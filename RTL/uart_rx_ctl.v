==> flow/design.v <==
`timescale 1ns / 1ps
module uart_rx_ctl (
  input            i_clk,            
  input            i_rst,           
  input            i_baud_x16_en,   
  input            i_rx_in_i_clk,    
  output [7:0]     o_rx_data,       
  output           o_rx_data_rdy,   
  output           o_frm_err        
);
  localparam 
    IDLE  = 2'b00,
    START = 2'b01,
    DATA  = 2'b10,
    STOP  = 2'b11;
  reg [1:0]    state;                 
  reg [1:0]    next_state;
  reg [3:0]    over_sample_cnt;       
  reg [2:0]    bit_cnt;               
  reg [7:0]    rx_data;               
  reg          rx_data_rdy;           
  reg          frm_err;               
  wire         over_sample_cnt_done;  
  wire         bit_cnt_done;          
  always @(*)
      begin
        case (state)
          IDLE: 
          begin
            next_state = IDLE;
            if (!i_rx_in_i_clk)
               begin
                 next_state = START;
               end 
          end  
          START: 
          begin
            next_state = START;
            if (over_sample_cnt_done)
            begin
              if (!i_rx_in_i_clk)
                begin
                  next_state = DATA;
                end
              else
                begin
                  next_state = IDLE;
                end
            end  
          end  
          DATA: 
          begin
            next_state = DATA;
            if (over_sample_cnt_done && bit_cnt_done)
            begin
              next_state = STOP;
            end
          end  
          STOP: 
          begin
            next_state = STOP;
            if (over_sample_cnt_done)
            begin
              next_state = IDLE;
            end
          end  
       default: 
          begin
              next_state = IDLE;
          end  
        endcase
    end  
  always @(posedge i_clk or negedge i_rst)
    begin
     if (!i_rst)
       begin
         state <=  IDLE;
       end
     else
       begin if (i_baud_x16_en) 
         state <= next_state;
       end
    end   
  always @(posedge i_clk or negedge i_rst)
  begin
    if (!i_rst)
      begin
        over_sample_cnt    <= 4'd0;
      end
    else
    begin
      if (i_baud_x16_en) 
      begin
        if (!over_sample_cnt_done)
        begin
          over_sample_cnt <= over_sample_cnt - 1'b1;
        end
        else
        begin
          if ((state == IDLE) && !i_rx_in_i_clk)
          begin
            over_sample_cnt <= 4'd7;
          end
          else if ( ((state == START) && !i_rx_in_i_clk) || (state == DATA)  )
          begin
            over_sample_cnt <= 4'd15;
          end
        end
      end  
    end  
  end  
  assign over_sample_cnt_done = (over_sample_cnt == 4'd0);
  always @(posedge i_clk or negedge i_rst)
  begin
    if (!i_rst)
    begin
      bit_cnt    <= 3'b0;
    end
    else
    begin
      if (i_baud_x16_en) 
      begin
        if (over_sample_cnt_done)
        begin
          if (state == START)
          begin
            bit_cnt <= 3'd0;
          end
          else if (state == DATA)
          begin
            bit_cnt <= bit_cnt + 1'b1;
          end
        end  
      end  
    end  
  end  
  assign bit_cnt_done = (bit_cnt == 3'd7);
  always @(posedge i_clk or negedge i_rst)
  begin
    if (!i_rst)
    begin
      rx_data     <= 8'b0000_0000;
      rx_data_rdy <= 1'b0;
    end
    else
    begin
      if (i_baud_x16_en && over_sample_cnt_done) 
      begin
        if (state == DATA)
        begin
          rx_data[bit_cnt] <= i_rx_in_i_clk;
          rx_data_rdy      <= (bit_cnt == 3'd7);
        end
        else
        begin
          rx_data_rdy      <= 1'b0;
        end
      end
    end  
  end  
  always @(posedge i_clk or negedge i_rst)
  begin
    if (!i_rst)
    begin
      frm_err     <= 1'b0;
    end
    else
    begin
      if (i_baud_x16_en) 
      begin
        if ((state == STOP) && over_sample_cnt_done && !i_rx_in_i_clk)
        begin
          frm_err <= 1'b1;
        end
        else
        begin
          frm_err <= 1'b0;
        end
      end  
    end  
  end  
  assign o_rx_data = rx_data;   
  assign o_rx_data_rdy = rx_data_rdy;
  assign o_frm_err = frm_err;    
endmodule
From RTL to reports: uart_rx_ctl. What the tools print for uart_rx_ctl, step after step. Lines are those of the file above, counted from 1. A cell with - has no value.

Top: uart_rx_ctl. Clock input: i_clk. Cell library: sky130hd. Corner: tt_025C_1v80.

Word level. Yosys after proc, flatten, opt, wreduce and memory -nomap, before mapping. Memory bits, and registers merged into a memory's read port (data or address), are not among the register bits. Print and check cells are not counted. Equal cells are merged and count once.

Flip-flop bits (word level): 19. The figure for bits of input ports is 4. For output and inout port bits the number is 10. The figure for cells after elaboration is 46.

Add/subtract/negate cells: 3. The figure for eq/ne operators is 5. For shifts and indexed selects the number is 2. For mux-type cells the number is 13. The entry for bitwise gates (word level) reads 3. The entry for reduce/logical cells reads 14.

Operator list (count): 4-bit 2-to-1 mux (3); 1-bit by 4-bit variable shift with 8-bit output (1); 1-bit by 4-bit variable shift with 8-bit output (first input constant) (1); 8-bit bitwise AND (1); 8-bit OR (1); 8-bit NOT (1); 2-bit parallel mux with 4-bit select (1); 1-bit logical AND (6); 3-bit 2-to-1 mux (2); 2-bit 2-to-1 mux (3); 2-bit == test (second input constant) (2); 2-bit AND reduction (2); 3-bit negator with 4-bit output (1); 4-bit by 1-bit subtractor with 4-bit output (second input constant) (1); 4-bit zero test (1); 1-bit 2-to-1 mux (4); 3-bit by 1-bit adder with 3-bit output (second input constant) (1); 3-bit == test (second input constant) (1); 3-bit != test (second input constant) (1); 3-bit AND reduction (1); 2-bit by 1-bit == test with 1-bit output (second input constant) (1); 2-bit zero test (1); 2-bit nonzero test (1); 1-bit logical OR (1); 1-bit zero test (1).

Depth. Yosys ltp: most cells in a row. Word level: on the elaborated netlist, between registers, memories and ports. Mapped: between sequential cells and ports; inverters and the memories' decode and read muxes count.

Under word-level depth stands 6. The entry for ABC_AREA reads 1. Under depth in mapped cells stands 10.

After synthesis. Yosys stat after the flow's synthesis: flattened, memories mapped to cells. It holds for the ABC_AREA given above (unset counts as 0); a run with the other value may have another netlist.

Cells in the netlist: 164. Cell area after synthesis: 1258.7 µm². For flip-flop cells the number is 21. For buffer cells the number is 1.

Cell types (count): sky130_fd_sc_hd__dfrtp_1 (20); sky130_fd_sc_hd__nand2_1 (67); sky130_fd_sc_hd__ha_1 (7); sky130_fd_sc_hd__o21ai_0 (13); sky130_fd_sc_hd__inv_1 (17); sky130_fd_sc_hd__nand3_1 (10); sky130_fd_sc_hd__dfstp_2 (1); sky130_fd_sc_hd__nand2_4 (2); sky130_fd_sc_hd__buf_12 (1); sky130_fd_sc_hd__nor2_8 (1); sky130_fd_sc_hd__nand4_1 (3); sky130_fd_sc_hd__nor2_1 (5); sky130_fd_sc_hd__o21ai_2 (2); sky130_fd_sc_hd__inv_2 (4); sky130_fd_sc_hd__nor2_4 (1); sky130_fd_sc_hd__nand3_2 (1); sky130_fd_sc_hd__nor3_1 (2); sky130_fd_sc_hd__nor3_2 (1).

Not listed: further types 6, cells in them 6.

Path before layout. Path of least setup slack by OpenSTA after synthesis, without wires, with an ideal clock, recovery checks aside; 20% of the period is set as input and as output delay. Where synthesis merged equal registers, the netlist keeps one of their names.

Kind: flip-flop to flip-flop. Start point: register bit_cnt[0]. End point: register rx_data[0]. The entry for clock period reads 2000 ps. The figure for launch time at the first pin is 0 ps. The figure for data arrival time is 1380 ps. The figure for data required time is 1884 ps. The entry for slack reads 504 ps. The figure for delay of the path is 1496 ps. For stages the number is 9. Under path buffers stands 0. Under synthesis period reached stands 1496 ps.

"delay of the path" = arrival - input delay + setup time. "stages": output pins that drive a net of the path, with the launching flip-flop's if there is one; two outputs of one cell count as two. "synthesis period reached" = period - worst setup slack (recovery checks aside). The figure is calculated, with input and output delays left at 20% of the set period. The rows between start and end are the longest chain of elaborated cells between them; the timing report does not say that the signal goes this way. Where chains are equally long, one stands for them. A line is the first line of the expression or statement that the cell stems from. Yosys adds cells for indexed reads and writes and turns some case tables into memories. A register here has more assigning lines than the two given.

Cell sequence: sky130_fd_sc_hd__dfrtp_1 -> sky130_fd_sc_hd__inv_1 -> sky130_fd_sc_hd__ha_1 -> sky130_fd_sc_hd__inv_1 -> sky130_fd_sc_hd__nand3_1 -> sky130_fd_sc_hd__o21ai_0 -> sky130_fd_sc_hd__nand2_1 -> sky130_fd_sc_hd__nand2_1 -> sky130_fd_sc_hd__nand2_1. Under cells in the longest elaborated chain stands 5.

RTL lines, path after synthesis: start: declaration (RTL line 19) `reg [2:0]    bit_cnt;`; start: assignment (RTL line 117) `bit_cnt    <= 3'b0;`; start: assignment (RTL line 131) `bit_cnt <= bit_cnt + 1'b1;`; 3-bit negator with 4-bit output (RTL line 151) `rx_data[bit_cnt] <= i_rx_in_i_clk;`; 1-bit by 4-bit variable shift with 8-bit output (RTL line 151); 8-bit NOT (RTL line 151); 8-bit bitwise AND (RTL line 151); 8-bit OR (RTL line 151); end: assignment (RTL line 142) `rx_data     <= 8'b0000_0000;`; end: assignment (RTL line 151); end: declaration (RTL line 20) `reg [7:0]    rx_data;`.

Worst path after layout. Path of least setup slack in the final report of record 1 (OpenROAD, finished layout, wires in). Where an end is a register, its clock arrival counts in the times. The report prints the path's times to 10 ps; the period is as set.

Kind: flip-flop to flip-flop. Start point: register over_sample_cnt[0]. End point: register bit_cnt[1]. The entry for clock period reads 1790 ps. The figure for launch time at the first pin is 260 ps. The figure for data arrival time is 1780 ps. The figure for data required time is 1920 ps. The entry for slack reads 140 ps. For stages the number is 8. Under path buffers stands 0.

The rows between start and end are the longest chain of elaborated cells between them; the timing report does not say that the signal goes this way. Where chains are equally long, one stands for them. A register here has more assigning lines than the two given.

Cell sequence: sky130_fd_sc_hd__dfrtp_1 -> sky130_fd_sc_hd__inv_1 -> sky130_fd_sc_hd__ha_1 -> sky130_fd_sc_hd__nand2_4 -> sky130_fd_sc_hd__nor2_4 -> sky130_fd_sc_hd__nand2_4 -> sky130_fd_sc_hd__a21oi_1 -> sky130_fd_sc_hd__o21ai_0. Under cells in the longest elaborated chain stands 2.

RTL lines, path after layout: start: declaration (RTL line 18) `reg [3:0]    over_sample_cnt;`; start: assignment (RTL line 88) `over_sample_cnt    <= 4'd0;`; start: assignment (RTL line 96) `over_sample_cnt <= over_sample_cnt - 1'b1;`; 4-bit zero test (RTL line 112) `assign over_sample_cnt_done = (over_sample_cnt == 4'd0);`; 3-bit AND reduction; end: assignment (RTL line 117) `bit_cnt    <= 3'b0;`; end: assignment (RTL line 131) `bit_cnt <= bit_cnt + 1'b1;`; end: declaration (RTL line 19) `reg [2:0]    bit_cnt;`.

Stored flow runs of uart_rx_ctl (2 of them; Yosys, OpenROAD, sky130hd). They differ in their settings and are not a sequence. Constraints: input delay and output delay 20% of the set period each, output load 0.01 pF. "clock period reached" means the clock period less the worst setup slack. The figure is calculated, with input and output delays left at 20% of the set period. "time used up by the worst setup path" = time allowed to the worst setup path (clock period - input delay - output delay, where it has them) - its slack; a late launch clock adds to it, a late capture clock takes from it. "total design power": no workload was simulated; the value follows from the tool's default switching activity. "time used up by the worst setup path" is known to 10 ps.

Record 1 has these settings: period_ns 1.79; CORE_UTILIZATION 25; PLACE_DENSITY_LB_ADDON 0.04; CELL_PAD_IN_SITES_GLOBAL_PLACEMENT 1; ABC_AREA 1; GPL_ROUTABILITY_DRIVEN 0; CTS_CLUSTER_SIZE 58; CTS_CLUSTER_DIAMETER 233; CAP_MARGIN 20; CORE_MARGIN 2; SLEW_MARGIN 20. For the total design power the run shows 2.208 mW. For the standard-cell area after layout the run shows 1,550.2 µm². The worst setup slack after layout stands at 143 ps. The time used up by the worst setup path reads 1,650 ps. Kind of the worst setup path: flip-flop to flip-flop. The measured clock period reached is 1,647 ps. The utilization stands at 0.324. The netlist area reported by Yosys stands at 1,258.7 µm². The area of the die comes to 5,618.2 µm². For the final setup TNS the run shows 0 ps.

Record 2 has these settings: period_ns 1.79; CORE_UTILIZATION 60; SETUP_SLACK_MARGIN -0.03; PLACE_DENSITY_LB_ADDON 0.23; CORE_ASPECT_RATIO 1.61; CELL_PAD_IN_SITES_GLOBAL_PLACEMENT 1; TNS_END_PERCENT 30; GPL_ROUTABILITY_DRIVEN 1; CTS_CLUSTER_SIZE 67; CTS_CLUSTER_DIAMETER 69; SLEW_MARGIN 5; CAP_MARGIN 20; CORE_MARGIN 2. For the total design power the run shows 1.167 mW. For the standard-cell area after layout the run shows 1,485.2 µm². The worst setup slack after layout stands at 19 ps. The time used up by the worst setup path reads 1,770 ps. Kind of the worst setup path: flip-flop to flip-flop. The measured clock period reached is 1,771 ps. The utilization stands at 0.813. The netlist area reported by Yosys stands at 1,136.1 µm². The area of the die comes to 2,267.4 µm². For the final setup TNS the run shows 0 ps.
